==> flow/design.v <==
module spi_ram(din,rx_valid,tx_valid,dout,clk,rst_n);
input [9:0] din;
input rx_valid;
input clk,rst_n;
output reg tx_valid;
output reg[7:0] dout;
reg [7:0] WRITE_ADD,READ_ADD;
reg[7:0] mem[255:0];
integer i;
always@(posedge clk or negedge rst_n) begin
if(rst_n==0) begin
dout<=0;
end
else if(rx_valid==1) begin
 if(din[9:8]==2'b00) 
 WRITE_ADD<=din[7:0];
 else if(din[9:8]==2'b01)
      mem[WRITE_ADD]<=din[7:0];
 else if(din[9:8]==2'b10)
      READ_ADD<=din[7:0];
 else if(din[9:8]==2'b11) begin
      dout<=mem[READ_ADD];
      tx_valid<=1;
 end
end
end
endmodule
Reports on spi_ram

Tool output for the design above, in the order of the flow.
Lines are those of the file above, counted from 1.
Operators: Yosys type, input widths -> output width; for muxes data width and select width s.
Library cell names are shortened.
Not given: --

Top: spi_ram
Clock input: clk
Library: sky130hd
Library corner: tt_025C_1v80

Word level

Counts by Yosys on the flattened word-level netlist (proc, flatten, opt, wreduce). Print and check cells are left out. Cells with the same type and inputs are merged into one.

Cells after elaboration: 1,038
Input port bits: 13
Bits in registers: 2,072

Reductions and logical operators: 262
Bitwise gates (word level): 3
Equal/unequal tests: 513
Mux-type cells: 1

Operators by type and width:

| operator           | number |
| $eq 8x8->1 const B | 256 |
| $pmux 8 s256       | 1 |
| $reduce_and 5->1   | 258 |
| $eq 8x7->1 const B | 128 |
| $eq 8x6->1 const B | 64 |
| $eq 8x5->1 const B | 32 |
| $eq 8x4->1 const B | 16 |
| $eq 8x3->1 const B | 8 |
| $eq 8x2->1 const B | 4 |
| $eq 8x1->1 const B | 2 |
| $logic_not 8->1    | 2 |
| $eq 2x2->1 const B | 2 |
| $not 1->1          | 3 |
| $reduce_and 3->1   | 1 |
| $eq 2x1->1 const B | 1 |
| $logic_not 2->1    | 1 |

Longest topological paths

Longest topological path by Yosys (ltp), each cell counted once; first at word level (registers and memories cut), then after technology mapping (sequential cells cut; the memories' decode and read muxes count).

Word-level depth: 3
ABC_AREA: 0
Mapped depth: 14

Mapped cells and area

Yosys stat after the flow's synthesis: flattened, memories mapped to cells. It holds for the ABC_AREA given above (unset counts as 0); a run with the other value may have another netlist.

Cell area after synthesis: 79,072.1 um2
Flip-flop cells: 2,072
Buffers: 380
Area of sequential cells: 62,179.6 um2
Cells in the netlist: 4,831

Cells by type:

| cell     | number | area in all (um2) |
| edfxtp_1 | 2,064  | 6.2E+04 |
| a22oi_1  | 441    | 3.31E+03 |
| nand3_1  | 361    | 1.81E+03 |
| nor2_1   | 385    | 1.45E+03 |
| a32oi_1  | 164    | 1.44E+03 |
| o22ai_1  | 177    | 1.11E+03 |
| nand4_1  | 139    | 869.584 |
| buf_2    | 170    | 850.816 |
| a222oi_1 | 66     | 660.634 |
| clkbuf_1 | 152    | 570.547 |
| nor4_1   | 70     | 437.92 |
| a22o_1   | 49     | 429.162 |
| a221oi_1 | 38     | 332.819 |
| nand2_1  | 82     | 307.795 |
| a21oi_1  | 55     | 275.264 |
| and3_1   | 43     | 269.008 |
| or4_1    | 33     | 247.738 |
| dfrtp_1  | 8      | 200.192 |

Other cell types: 49; their cells: 334.

Path before layout

OpenSTA on the mapped netlist: ideal clock, no wires. The path of least setup slack (recovery checks aside). Input and output delay are each 20% of the period. Register names are those of the netlist, which keeps one name where synthesis merged equal registers.

Kind: input to register
Start: input din[8]
End: register mem[179][0]
Arrival time: 2.874 ns
Data required time: 3.175 ns
Stages: 6
Path delay: 2.555 ns
Slack: 0.301 ns
Launch time at the first pin: 0.714 ns
Clock period: 3.57 ns
Input delay: 0.714 ns
Library setup time: 0.395 ns
Synthesis period reached: 3.269 ns

"path delay" = arrival - input delay + setup time.
"stages" counts driving pins, that of a launching flip-flop among them; a cell with two outputs on the path counts twice.
"synthesis period reached" = period - worst setup slack (recovery checks aside). The figure is calculated, with input and output delays left at 20% of the set period.
The rows between start and end are the longest chain of elaborated cells between them; the timing report does not say that the signal goes this way. Where chains are equally long, one stands for them.
A line is the first line of the expression or statement that the cell stems from. Yosys adds cells for indexed reads and writes and turns some case tables into memories.

Cell sequence: inv_1 -> ha_1 -> nor3b_1 -> clkbuf_1 -> nand4_1 -> nor4_1
Cells in the longest elaborated chain: 3

RTL lines, path after synthesis:

| element            | RTL line | text |
| start: declaration | 2        | `input [9:0] din;` |
| $logic_not 2->1    | 15       | `if(din[9:8]==2'b00)` |
| $not 1->1          | --       |  |
| $reduce_and 5->1   | --       |  |
| end: assignment    | 18       | `mem[WRITE_ADD]<=din[7:0];` |
| end: declaration   | 8        | `reg[7:0] mem[255:0];` |

Worst path after layout

From the final timing report of flow run 1: the path of least setup slack in the routed layout; clock arrival at registers is part of the times.

Kind: register to register
Start: register READ_ADD[6]
End: register dout[2]
Arrival time: 4.82 ns
Library setup time: 0.12 ns
Data required time: 4.47 ns
Slack: -0.35 ns
Launch time at the first pin: 0.87 ns
Stages: 15
Clock period: 3.69 ns

The rows between start and end are the longest chain of elaborated cells between them; the timing report does not say that the signal goes this way. Where chains are equally long, one stands for them.

Cell sequence: edfxtp_1 -> buf_12 -> buf_6 -> buf_4 -> nand4bb_2 -> buf_12 -> buf_4 -> nor2_1 -> buf_4 -> a32oi_2 -> nand4_1 -> or3_1 -> nor4_1 -> and3_2 -> o22ai_1
Cells in the longest elaborated chain: 2

RTL lines, path after layout:

| element            | RTL line | text |
| start: declaration | 7        | `reg [7:0] WRITE_ADD,READ_ADD;` |
| start: assignment  | 20       | `READ_ADD<=din[7:0];` |
| $eq 8x8->1         | 22       | `dout<=mem[READ_ADD];` |
| $pmux 8 s256       | 22       |  |
| end: assignment    | 12       | `dout<=0;` |
| end: assignment    | 22       |  |
| end: declaration   | 6        | `output reg[7:0] dout;` |

Add stored flow runs of spi_ram

Below are 2 stored runs of the flow (Yosys, OpenROAD; platform sky130hd) on spi_ram, each with its settings and what was measured, unordered. Constraints: input delay and output delay 20% of the set period each, output load 0.01 pF.
"clock period reached" is the run's clock period less its worst setup slack. It is reckoned from that one timing run; input and output delays stay at 20% of the period that was set.
"critical setup path time" = time allowed to the worst setup path (clock period - input delay - output delay, where it has them) - its slack; a late launch clock adds to it, a late capture clock takes from it.

## Flow run 1

==> flow/run.sh <==
#!/bin/bash
# the make line also repeats the synthesis and layout settings of config.mk as NAME=value (left out here)
make -C /OpenROAD-flow-scripts/flow DESIGN_CONFIG=/design/flow/config.mk WORK_HOME=/design/flow/orfs CLKGATE_MAP_FILE= finish
==> flow/config.mk <==
export PLATFORM = sky130hd
export DESIGN_NAME = spi_ram
export DESIGN_NICKNAME = spi_ram
export VERILOG_FILES = /design/flow/design.v
export SDC_FILE = /design/flow/constraint.sdc
export NUM_CORES = 4
export LEC_CHECK = 0
export CAP_MARGIN = 20
export CORE_MARGIN = 2
export CORE_UTILIZATION = 40
export SETUP_SLACK_MARGIN = -0.11
export SLEW_MARGIN = 20
==> flow/constraint.sdc <==
create_clock -name core_clock -period 3.69 [get_ports {clk}]
set_input_delay 0.7380 -clock core_clock [delete_from_list [all_inputs] [get_ports {clk}]]
set_output_delay 0.7380 -clock core_clock [all_outputs]
set_load 0.01 [all_outputs]

| result of flow run 1 | value |
|---|---|
| clock period reached | 4.037 ns |
| standard-cell area after layout | 105,658.0 um2 |
| sum of negative setup slack | -1.894 ns |
| lowest setup slack | -0.347 ns |
| overall die area | 201,251.0 um2 |
| critical setup path time | 4.04 ns |
| worst setup path type | register to register |
| cell area after synthesis | 79,072.1 um2 |
| final utilization | 53.7% |

## Flow run 2

==> flow/run.sh <==
#!/bin/bash
# the make line also repeats the synthesis and layout settings of config.mk as NAME=value (left out here)
make -C /OpenROAD-flow-scripts/flow DESIGN_CONFIG=/design/flow/config.mk WORK_HOME=/design/flow/orfs CLKGATE_MAP_FILE= finish
==> flow/config.mk <==
export PLATFORM = sky130hd
export DESIGN_NAME = spi_ram
export DESIGN_NICKNAME = spi_ram
export VERILOG_FILES = /design/flow/design.v
export SDC_FILE = /design/flow/constraint.sdc
export NUM_CORES = 4
export LEC_CHECK = 0
export ABC_AREA = 0
export CAP_MARGIN = 20
export CELL_PAD_IN_SITES_DETAIL_PLACEMENT = 0
export CORE_MARGIN = 4
export CORE_UTILIZATION = 27
export CTS_CLUSTER_SIZE = 14
export PLACE_DENSITY = 0.59
export SETUP_SLACK_MARGIN = 0.25
export SLEW_MARGIN = 20
==> flow/constraint.sdc <==
create_clock -name core_clock -period 3.69 [get_ports {clk}]
set_input_delay 0.7380 -clock core_clock [delete_from_list [all_inputs] [get_ports {clk}]]
set_output_delay 0.7380 -clock core_clock [all_outputs]
set_load 0.01 [all_outputs]

| result of flow run 2 | value |
|---|---|
| cell area after synthesis | 79,072.1 um2 |
| clock period reached | 4.216 ns |
| lowest setup slack | -0.526 ns |
| critical setup path time | 4.22 ns |
| worst setup path type | register to register |
| standard-cell area after layout | 109,596.0 um2 |
| final utilization | 37.6% |
| overall die area | 301,582.0 um2 |
| sum of negative setup slack | -3.132 ns |
